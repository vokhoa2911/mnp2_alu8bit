==> flow/design.v <==
module alu8bit (
    input wire [2:0] op,           
    input wire [7:0] a,            
    input wire [7:0] b,            
    output wire [7:0] result,      
    output wire [3:0] alu_flags,   
    output wire carry              
);
    parameter OP_ADD      = 3'b000;
    parameter OP_SUB      = 3'b001;
    parameter OP_AND      = 3'b010;
    parameter OP_OR       = 3'b011;
    parameter OP_NOT      = 3'b100;
    parameter OP_SLL      = 3'b101;
    parameter OP_SRL      = 3'b110;
    parameter OP_OUTPUT_A = 3'b111;
    wire [7:0] add_result, sub_result, and_result, or_result, not_result;
    wire [7:0] shift_left_result, shift_right_result;
    wire add_carry, sub_carry;
    reg [7:0] w_result;
    reg [3:0] w_alu_flags;
    reg w_carry;
    assign result = w_result;
    assign alu_flags = w_alu_flags;
    assign carry = w_carry;
    csa_8bit u_add (
        .a   (a),
        .b   (b),
        .sum   (add_result),
        .c_o(add_carry)
    );
    sub_8bit u_sub (
        .a   (a),
        .b   (b),
        .sub   (sub_result),
        .b_o (sub_carry)
    );
    and_8bit u_and (
        .a   (a),
        .b   (b),
        .c_o (and_result)
    );
    or_8bit u_or (
        .a   (a),
        .b   (b),
        .c_or (or_result)
    );
    not_8bit u_not (
        .a   (a),
        .y (not_result)
    );
    shift_left_8bit u_sll (
        .a   (a),
        .b   (b),
        .y   (shift_left_result)
    );
    shift_right_8bit u_srl (
        .a   (a),
        .b   (b),
        .y   (shift_right_result)
    );
    always @(*) begin
        w_carry = 1'b0;
        case (op)
            OP_ADD: begin
                w_result = add_result;
                w_carry  = add_carry;
            end
            OP_SUB: begin
                w_result = sub_result;
                w_carry  = sub_carry;
            end
            OP_AND:    w_result = and_result;
            OP_OR:     w_result = or_result;
            OP_NOT:    w_result = not_result;
            OP_SLL:    w_result = shift_left_result;
            OP_SRL:    w_result = shift_right_result;
            OP_OUTPUT_A: w_result = a;
            default: begin
                w_result = 8'b0;
                w_carry  = 1'b0;
            end
        endcase
    end
    assign w_alu_flags[3] = w_result[7];                  
    assign w_alu_flags[2] = (w_result == 8'b0);           
    assign w_alu_flags[1] = w_carry;                      
    assign w_alu_flags[0] = (a[7] ^ b[7] ^ w_result[7]);  
endmodule
module and_8bit (
    input       [7:0] a, b,
    output wire [7:0] c_o
);
and (c_o[0], a[0], b[0]);
and (c_o[1], a[1], b[1]);
and (c_o[2], a[2], b[2]);
and (c_o[3], a[3], b[3]);
and (c_o[4], a[4], b[4]);
and (c_o[5], a[5], b[5]);
and (c_o[6], a[6], b[6]);
and (c_o[7], a[7], b[7]);
endmodule 
module csa_8bit (
    input [7:0] a,b,
    output [7:0] sum,
    output       c_o
);
wire [3:0] sum_l, sum_h;
wire       carry_l, carry_h;
ripple_4bit block0 (
    .a(a[3:0]),
    .b(b[3:0]),
    .c_i(1'b0),
    .sum(sum_l),
    .c_o(carry_l)
);
ripple_4bit block1 (
    .a(a[7:4]),
    .b(b[7:4]),
    .c_i(carry_l),
    .sum(sum_h),
    .c_o(c_o)
);
assign sum = {sum_h, sum_l};
endmodule
module full_adder (
    input a,b,c_i,
    output sum, c_o
);
wire s1, c1, c2;
xor (s1,a,b);      
xor (sum,s1,c_i);  
and (c1,a,b);      
and (c2,s1,c_i);   
or (c_o,c1,c2);    
endmodule 
module mux2 (
    input       a, b, sel,
    output wire out
);
wire nsel;
wire x, y;
not (nsel, sel);  
and (x, a, nsel);  
and (y, b, sel);   
or  (out, x, y);   
endmodule 
module not_8bit (
    input       [7:0] a,
    output wire [7:0] y
);
nand (y[0], a[0], a[0]);
nand (y[1], a[1], a[1]);
nand (y[2], a[2], a[2]);
nand (y[3], a[3], a[3]);
nand (y[4], a[4], a[4]);
nand (y[5], a[5], a[5]);
nand (y[6], a[6], a[6]);
nand (y[7], a[7], a[7]);
endmodule
module or_8bit (
    input       [7:0] a,b,
    output wire [7:0] c_or
);
or (c_or[0], a[0], b[0]);
or (c_or[1], a[1], b[1]);
or (c_or[2], a[2], b[2]);
or (c_or[3], a[3], b[3]);
or (c_or[4], a[4], b[4]);
or (c_or[5], a[5], b[5]);
or (c_or[6], a[6], b[6]);
or (c_or[7], a[7], b[7]);
endmodule
module ripple_4bit (
    input [3:0] a,b,
    input       c_i,
    output [3:0] sum,
    output       c_o
);
wire [2:0] carry;
full_adder fa0 (a[0], b[0], c_i,      sum[0], carry[0]);
full_adder fa1 (a[1], b[1], carry[0], sum[1], carry[1]);
full_adder fa2 (a[2], b[2], carry[1], sum[2], carry[2]);
full_adder fa3 (a[3], b[3], carry[2], sum[3], c_o);
endmodule 
module shift_left_8bit (
    input       [7:0] a,b,
    output wire [7:0] y
);
wire [7:0] s0,s1,s2;
mux2 m00 (.sel(b[0]), .a(a[7]), .b(a[6]), .out(s0[7]));
mux2 m01 (.sel(b[0]), .a(a[6]), .b(a[5]), .out(s0[6]));
mux2 m02 (.sel(b[0]), .a(a[5]), .b(a[4]), .out(s0[5]));
mux2 m03 (.sel(b[0]), .a(a[4]), .b(a[3]), .out(s0[4]));
mux2 m04 (.sel(b[0]), .a(a[3]), .b(a[2]), .out(s0[3]));
mux2 m05 (.sel(b[0]), .a(a[2]), .b(a[1]), .out(s0[2]));
mux2 m06 (.sel(b[0]), .a(a[1]), .b(a[0]), .out(s0[1]));
mux2 m07 (.sel(b[0]), .a(a[0]), .b(1'b0), .out(s0[0]));
mux2 m10 (.sel(b[1]), .a(s0[7]), .b(s0[5]), .out(s1[7]));
mux2 m11 (.sel(b[1]), .a(s0[6]), .b(s0[4]), .out(s1[6]));
mux2 m12 (.sel(b[1]), .a(s0[5]), .b(s0[3]), .out(s1[5]));
mux2 m13 (.sel(b[1]), .a(s0[4]), .b(s0[2]), .out(s1[4]));
mux2 m14 (.sel(b[1]), .a(s0[3]), .b(s0[1]), .out(s1[3]));
mux2 m15 (.sel(b[1]), .a(s0[2]), .b(s0[0]), .out(s1[2]));
mux2 m16 (.sel(b[1]), .a(s0[1]), .b(1'b0), .out(s1[1]));
mux2 m17 (.sel(b[1]), .a(s0[0]), .b(1'b0), .out(s1[0]));
mux2 m20 (.sel(b[2]), .a(s1[7]), .b(s1[3]), .out(s2[7]));
mux2 m21 (.sel(b[2]), .a(s1[6]), .b(s1[2]), .out(s2[6]));
mux2 m22 (.sel(b[2]), .a(s1[5]), .b(s1[1]), .out(s2[5]));
mux2 m23 (.sel(b[2]), .a(s1[4]), .b(s1[0]), .out(s2[4]));
mux2 m24 (.sel(b[2]), .a(s1[3]), .b(1'b0), .out(s2[3]));
mux2 m25 (.sel(b[2]), .a(s1[2]), .b(1'b0), .out(s2[2]));
mux2 m26 (.sel(b[2]), .a(s1[1]), .b(1'b0), .out(s2[1]));
mux2 m27 (.sel(b[2]), .a(s1[0]), .b(1'b0), .out(s2[0]));
assign y = s2;
endmodule
module shift_right_8bit (
    input  [7:0] a,       
    input  [7:0] b,       
    output wire [7:0] y   
);
    wire [7:0] s0, s1, s2;
    mux2 m00 (.sel(b[0]), .a(a[0]), .b(a[1]), .out(s0[0]));
    mux2 m01 (.sel(b[0]), .a(a[1]), .b(a[2]), .out(s0[1]));
    mux2 m02 (.sel(b[0]), .a(a[2]), .b(a[3]), .out(s0[2]));
    mux2 m03 (.sel(b[0]), .a(a[3]), .b(a[4]), .out(s0[3]));
    mux2 m04 (.sel(b[0]), .a(a[4]), .b(a[5]), .out(s0[4]));
    mux2 m05 (.sel(b[0]), .a(a[5]), .b(a[6]), .out(s0[5]));
    mux2 m06 (.sel(b[0]), .a(a[6]), .b(a[7]), .out(s0[6]));
    mux2 m07 (.sel(b[0]), .a(a[7]), .b(1'b0), .out(s0[7]));
    mux2 m10 (.sel(b[1]), .a(s0[0]), .b(s0[2]), .out(s1[0]));
    mux2 m11 (.sel(b[1]), .a(s0[1]), .b(s0[3]), .out(s1[1]));
    mux2 m12 (.sel(b[1]), .a(s0[2]), .b(s0[4]), .out(s1[2]));
    mux2 m13 (.sel(b[1]), .a(s0[3]), .b(s0[5]), .out(s1[3]));
    mux2 m14 (.sel(b[1]), .a(s0[4]), .b(s0[6]), .out(s1[4]));
    mux2 m15 (.sel(b[1]), .a(s0[5]), .b(s0[7]), .out(s1[5]));
    mux2 m16 (.sel(b[1]), .a(s0[6]), .b(1'b0), .out(s1[6]));
    mux2 m17 (.sel(b[1]), .a(s0[7]), .b(1'b0), .out(s1[7]));
    mux2 m20 (.sel(b[2]), .a(s1[0]), .b(s1[4]), .out(s2[0]));
    mux2 m21 (.sel(b[2]), .a(s1[1]), .b(s1[5]), .out(s2[1]));
    mux2 m22 (.sel(b[2]), .a(s1[2]), .b(s1[6]), .out(s2[2]));
    mux2 m23 (.sel(b[2]), .a(s1[3]), .b(s1[7]), .out(s2[3]));
    mux2 m24 (.sel(b[2]), .a(s1[4]), .b(1'b0), .out(s2[4]));
    mux2 m25 (.sel(b[2]), .a(s1[5]), .b(1'b0), .out(s2[5]));
    mux2 m26 (.sel(b[2]), .a(s1[6]), .b(1'b0), .out(s2[6]));
    mux2 m27 (.sel(b[2]), .a(s1[7]), .b(1'b0), .out(s2[7]));
    assign y = s2;
endmodule
module sub_8bit (
    input [7:0] a, b,
    output wire b_o,
    output wire [7:0] sub
);
wire [7:0] not_b;
not_8bit sub1 (
    .a (b),
    .y (not_b)
);
csa_8bit adder (
    .a (a),
    .b (b),
    .sum (sub),
    .c_o (b_o)
);
endmodule 
module synth_wrapper(
	input wire clk,
	input wire rst_n,
	input wire [2:0] op,
	input wire [7:0] a,
	input wire [7:0] b,
	output reg [7:0] result,
	output reg [3:0] alu_flag,
	output reg carry
	);
	reg [2:0] op_reg;
	reg [7:0]  a_reg, b_reg;
	wire [7:0] result_reg;
	wire [3:0] alu_flag_reg;
	wire carry_reg;
	alu8bit ALU(
    	.op			(op_reg),           
    	.a			(a_reg),            
    	.b			(b_reg),            
    	.result		(result_reg),       
    	.alu_flags	(alu_flag_reg),    
    	.carry		(carry_reg)               
);
	assign result = result_reg;
	always @(posedge clk or negedge rst_n) begin
		if (!rst_n) begin
			a_reg <= 8'b00000000;
			b_reg <= 8'b00000000;
			op_reg <= 3'b000;
			alu_flag <= 4'b0000;
			carry <= 1'b0;
		end
		else begin
			a_reg <= a;
			b_reg <= b;
			op_reg <= op;
			alu_flag<=alu_flag_reg;
			carry <= carry_reg;
		end
	end
endmodule
======== Tool chain data of synth_wrapper ========
Tool output for the design above, in the order of the flow.
Line numbers count from 1 in the design file above.
Operators carry their Yosys type and port widths (W data, S select, Z words).
Library cell names are shortened.
The mark - stands for no value.
design
  top ..................................... synth_wrapper
  clock input ............................. clk
  cell library ............................ sky130hd
  corner .................................. tt_025C_1v80

======== Elaborated design ========
Source: Yosys, flattened and elaborated, memories not mapped. Widths are those after wreduce; folded enables and synchronous resets count as part of the registers. Registers that Yosys merges into a memory's read port (data or address) are not register bits. Print and check cells do not count. Equal cells are merged and count once.
bit counts
  register bits after elaboration ......... 24
  latch bits .............................. 0
  memory bits (writable) .................. 0
  memory bits (read-only) ................. 0
  word width x clocked read ports ......... 0
  memories kept ........................... 0
  output and inout bits ................... 13
  word-level cells ........................ 176
operators by class
  $add $sub $neg .......................... 0
  $mul .................................... 0
  div/mod/pow operators ................... 0
  $lt $le $gt $ge ......................... 0
  equal/unequal tests ..................... 7
  shift operators ......................... 0
  muxes and demuxes ....................... 2
  bitwise operators ....................... 158
  reductions and logical operators ........ 4
operators by type and width
  operator              count
  $and A1 B1 Y1         82
  $pmux W8 S7           1
  $or A1 B1 Y1          49
  $xor A1 B1 Y1         16
  $eq A3 B3 Y1 const B  4
  $not A1 Y1            11
  $logic_not A8 Y1      1
  $eq A3 B2 Y1 const B  2
  $reduce_or A6 Y1      1
  $eq A3 B1 Y1 const B  1
  $logic_not A3 Y1      1
  $reduce_or A2 Y1      1
  $pmux W1 S2           1

======== Depth ========
Yosys ltp: most cells in a row. Word level: on the elaborated netlist, between registers, memories and ports. Mapped: between sequential cells and ports; inverters and the memories' decode and read muxes count.
depth
  depth in word-level cells ............... 16
  ABC_AREA ................................ 0
  mapped depth ............................ 17

======== Synthesis result ========
Source: synth_stat.txt of the flow (Yosys; design flattened, memories mapped). It holds for the ABC_AREA given above (unset counts as 0); a run with the other value may have another netlist.
The area totals of this step are shown rounded.
cells by type
  cell type  count  total area (um2)
  dfrtp_1    23     575.552
  ha_1       17     212.704
  fa_1       7      140.134
  inv_1      24     90.086
  mux2i_1    9      90.086
  mux4_2     4      90.086
  nor2_1     16     60.058
  nand2_1    15     56.304
  mux4_1     2      52.55
  nand2b_1   8      50.048
  o21ai_0    10     50.048
  buf_2      9      45.043
  a31oi_1    5      31.28
  a21oi_1    6      30.029
  a22oi_1    4      30.029
  o211ai_1   4      30.029
  a221oi_1   3      26.275
  nor4bb_1   2      20.019
Other cell types: 26; their cells: 38.
mapped netlist
  standard cells after synthesis .......... 206
  synthesis area .......................... 1970 um2
  flip-flop cells ......................... 23
By module: a second synthesis without flattening, with its own total; a netlist apart from the flattened one above.
unflattened totals
  cells (unflattened synthesis) ........... 164
  area (unflattened synthesis) ............ 2440 um2
Rows give one instance, submodules left out.
by module
  module            instances  cells  area (um2)  seq. area (um2)
  mux2              48         1      15.0        0.0
  alu8bit           1          48     654         0.0
  synth_wrapper     1          24     601         601
  full_adder        16         1      20.0        0.0
  and_8bit          1          8      50.0        0.0
  or_8bit           1          8      50.0        0.0
  not_8bit          1          8      30.0        0.0
  csa_8bit          2          1      3.8         0.0
  shift_left_8bit   1          1      3.8         0.0
  shift_right_8bit  1          1      3.8         0.0
  ripple_4bit       4          0      0.0         0.0
  sub_8bit          1          0      0.0         0.0

======== Path before layout ========
OpenSTA on the mapped netlist: ideal clock, no wires. The path of least setup slack (recovery checks aside). Input and output delay are each 20% of the period. Register names are those of the netlist, which keeps one name where synthesis merged equal registers.
timing post-synthesis
  kind .................................... register -> output
  from .................................... register b_reg[1]
  to ...................................... output result[7]
  clock period ............................ 6810 ps
  output delay ............................ 1362 ps
  launch time at the first pin ............ 0 ps
  arrival ................................. 4093 ps
  path slack .............................. 1355 ps
  path delay .............................. 4093 ps
  driving pins on the path ................ 17
  period reached after synthesis .......... 5455 ps
"path delay" is the arrival time less input delay plus setup time.
At an output port there is no setup time.
"driving pins on the path" counts driving pins, that of a launching flip-flop among them; a cell with two outputs on the path counts twice.
"period reached after synthesis" = period - worst setup slack (recovery checks aside). The figure is calculated, with input and output delays left at 20% of the set period.
The rows between start and end are the longest chain of elaborated cells between them; the timing report does not say that the signal goes this way. Where chains are equally long, one stands for them.
Each line given opens the expression or statement behind the cell; cells for indexed reads and writes are added by Yosys, which also makes memories of some case tables.
on the way, post-synthesis
  cell sequence ........................... dfrtp_1 > buf_2 > buf_2 > inv_1 > fa_1 > inv_1 > fa_1 > fa_1 > fa_1 > fa_1 > fa_1 > inv_1 > fa_1 > inv_1 > o32ai_1 > o31ai_1 > buf_4
  length of the longest elaborated chain .. 15
  elaborated cells on any way between the ends .. 28
  those cells by class .................... 1 x mux; 27 x logic
RTL lines, path post-synthesis
  item             RTL line  source
  start, declared  277       reg [7:0] a_reg, b_reg;
  start, assigned  293       b_reg <= 8'b00000000;
  start, assigned  300       b_reg <= b;
  $xor A1 B1 Y1    131       xor (s1,a,b);
  $and A1 B1 Y1    134       and (c2,s1,c_i);
  $or A1 B1 Y1     135       or (c_o,c1,c2);
  $and A1 B1 Y1    134
  $or A1 B1 Y1     135
  $and A1 B1 Y1    134
  $or A1 B1 Y1     135
  $and A1 B1 Y1    134
  $or A1 B1 Y1     135
  $and A1 B1 Y1    134
  $or A1 B1 Y1     135
  $and A1 B1 Y1    134
  $or A1 B1 Y1     135
  $xor A1 B1 Y1    132       xor (sum,s1,c_i);
  $pmux W8 S7      64        case (op)
  end, declared    272       output reg [7:0] result,

======== Path in the finished layout ========
From the final timing report of run 1: the path of least setup slack in the routed layout; clock arrival at registers is part of the times.
The path's times are printed in steps of 10 ps; the period is the one set.
timing after layout
  kind .................................... register -> output
  from .................................... register b_reg[0]
  to ...................................... output result[7]
  clock period ............................ 5050 ps
  output delay ............................ 1010 ps
  launch time at the first pin ............ 270 ps
  arrival ................................. 3790 ps
  path slack .............................. 250 ps
  driving pins on the path ................ 16
The rows between start and end are the longest chain of elaborated cells between them; the timing report does not say that the signal goes this way. Where chains are equally long, one stands for them.
on the way, after layout
  cell sequence ........................... dfrtp_1 > ha_2 > inv_2 > fa_2 > inv_2 > fa_2 > fa_2 > fa_2 > fa_2 > fa_2 > inv_2 > fa_1 > inv_1 > o32ai_1 > o31ai_2 > buf_2
  length of the longest elaborated chain .. 15
  elaborated cells on any way between the ends .. 38
  those cells by class .................... 1 x mux; 37 x logic
RTL lines, path after layout
  item             RTL line  source
  start, declared  277       reg [7:0] a_reg, b_reg;
  start, assigned  293       b_reg <= 8'b00000000;
  start, assigned  300       b_reg <= b;
  $and A1 B1 Y1    133       and (c1,a,b);
  $and A1 B1 Y1    134       and (c2,s1,c_i);
  $or A1 B1 Y1     135       or (c_o,c1,c2);
  $and A1 B1 Y1    134
  $or A1 B1 Y1     135
  $and A1 B1 Y1    134
  $or A1 B1 Y1     135
  $and A1 B1 Y1    134
  $or A1 B1 Y1     135
  $and A1 B1 Y1    134
  $or A1 B1 Y1     135
  $and A1 B1 Y1    134
  $or A1 B1 Y1     135
  $xor A1 B1 Y1    132       xor (sum,s1,c_i);
  $pmux W8 S7      64        case (op)
  end, declared    272       output reg [7:0] result,

Measured data: module synth_wrapper, platform sky130hd, 2 stored runs of the flow under differing settings, order arbitrary. Input and output delays are each 20% of the period that was set; the output load is 0.01 pF.
"achieved period" = clock period - worst setup slack. The figure is calculated, with input and output delays left at 20% of the set period.
"critical path time" = time allowed to the worst setup path (clock period - input delay - output delay, where it has them) - its slack; a late launch clock adds to it, a late capture clock takes from it.
"overall power" is the tool's figure for a default switching activity; nothing was simulated.
"critical path time" is known to 10 ps.
The measured numbers are rounded.

---- run 1 ----
settings
  period_ns = 5.05
  CORE_UTILIZATION = 51
  SETUP_SLACK_MARGIN = 1.38
  CORE_ASPECT_RATIO = 0.66
  CELL_PAD_IN_SITES_GLOBAL_PLACEMENT = 0
  TNS_END_PERCENT = 60
  GPL_TIMING_DRIVEN = 1
  SLEW_MARGIN = 0
  MAX_ROUTING_LAYER = met4
  CAP_MARGIN = 20
  CORE_MARGIN = 2
results
  setup slack of the worst path ........... 249 ps
  synthesized cell area ................... 1970 um2
  critical path time ...................... 3790 ps
  critical path type ...................... register -> output
  setup TNS ............................... 0 ps
  area of the die ......................... 4390 um2
  worst hold slack ........................ 718 ps
  overall power ........................... 0.495 mW
  post-route utilization .................. 65.9 %
  achieved period ......................... 4801 ps
  std-cell area (final layout) ............ 2450 um2

---- run 2 ----
settings
  period_ns = 9.4
  CORE_UTILIZATION = 45
  PLACE_DENSITY_LB_ADDON = 0.1
  CORE_ASPECT_RATIO = 0.65
  CELL_PAD_IN_SITES_GLOBAL_PLACEMENT = 0
  CELL_PAD_IN_SITES_DETAIL_PLACEMENT = 1
  TNS_END_PERCENT = 50
  CTS_CLUSTER_SIZE = 29
  CAP_MARGIN = 30
  MIN_ROUTING_LAYER = met2
  CORE_MARGIN = 2
  SLEW_MARGIN = 20
results
  setup slack of the worst path ........... 2180 ps
  synthesized cell area ................... 1970 um2
  critical path time ...................... 5340 ps
  critical path type ...................... register -> output
  setup TNS ............................... 0 ps
  area of the die ......................... 4940 um2
  worst hold slack ........................ 758 ps
  overall power ........................... 0.270 mW
  post-route utilization .................. 55.9 %
  achieved period ......................... 7222 ps
  std-cell area (final layout) ............ 2350 um2
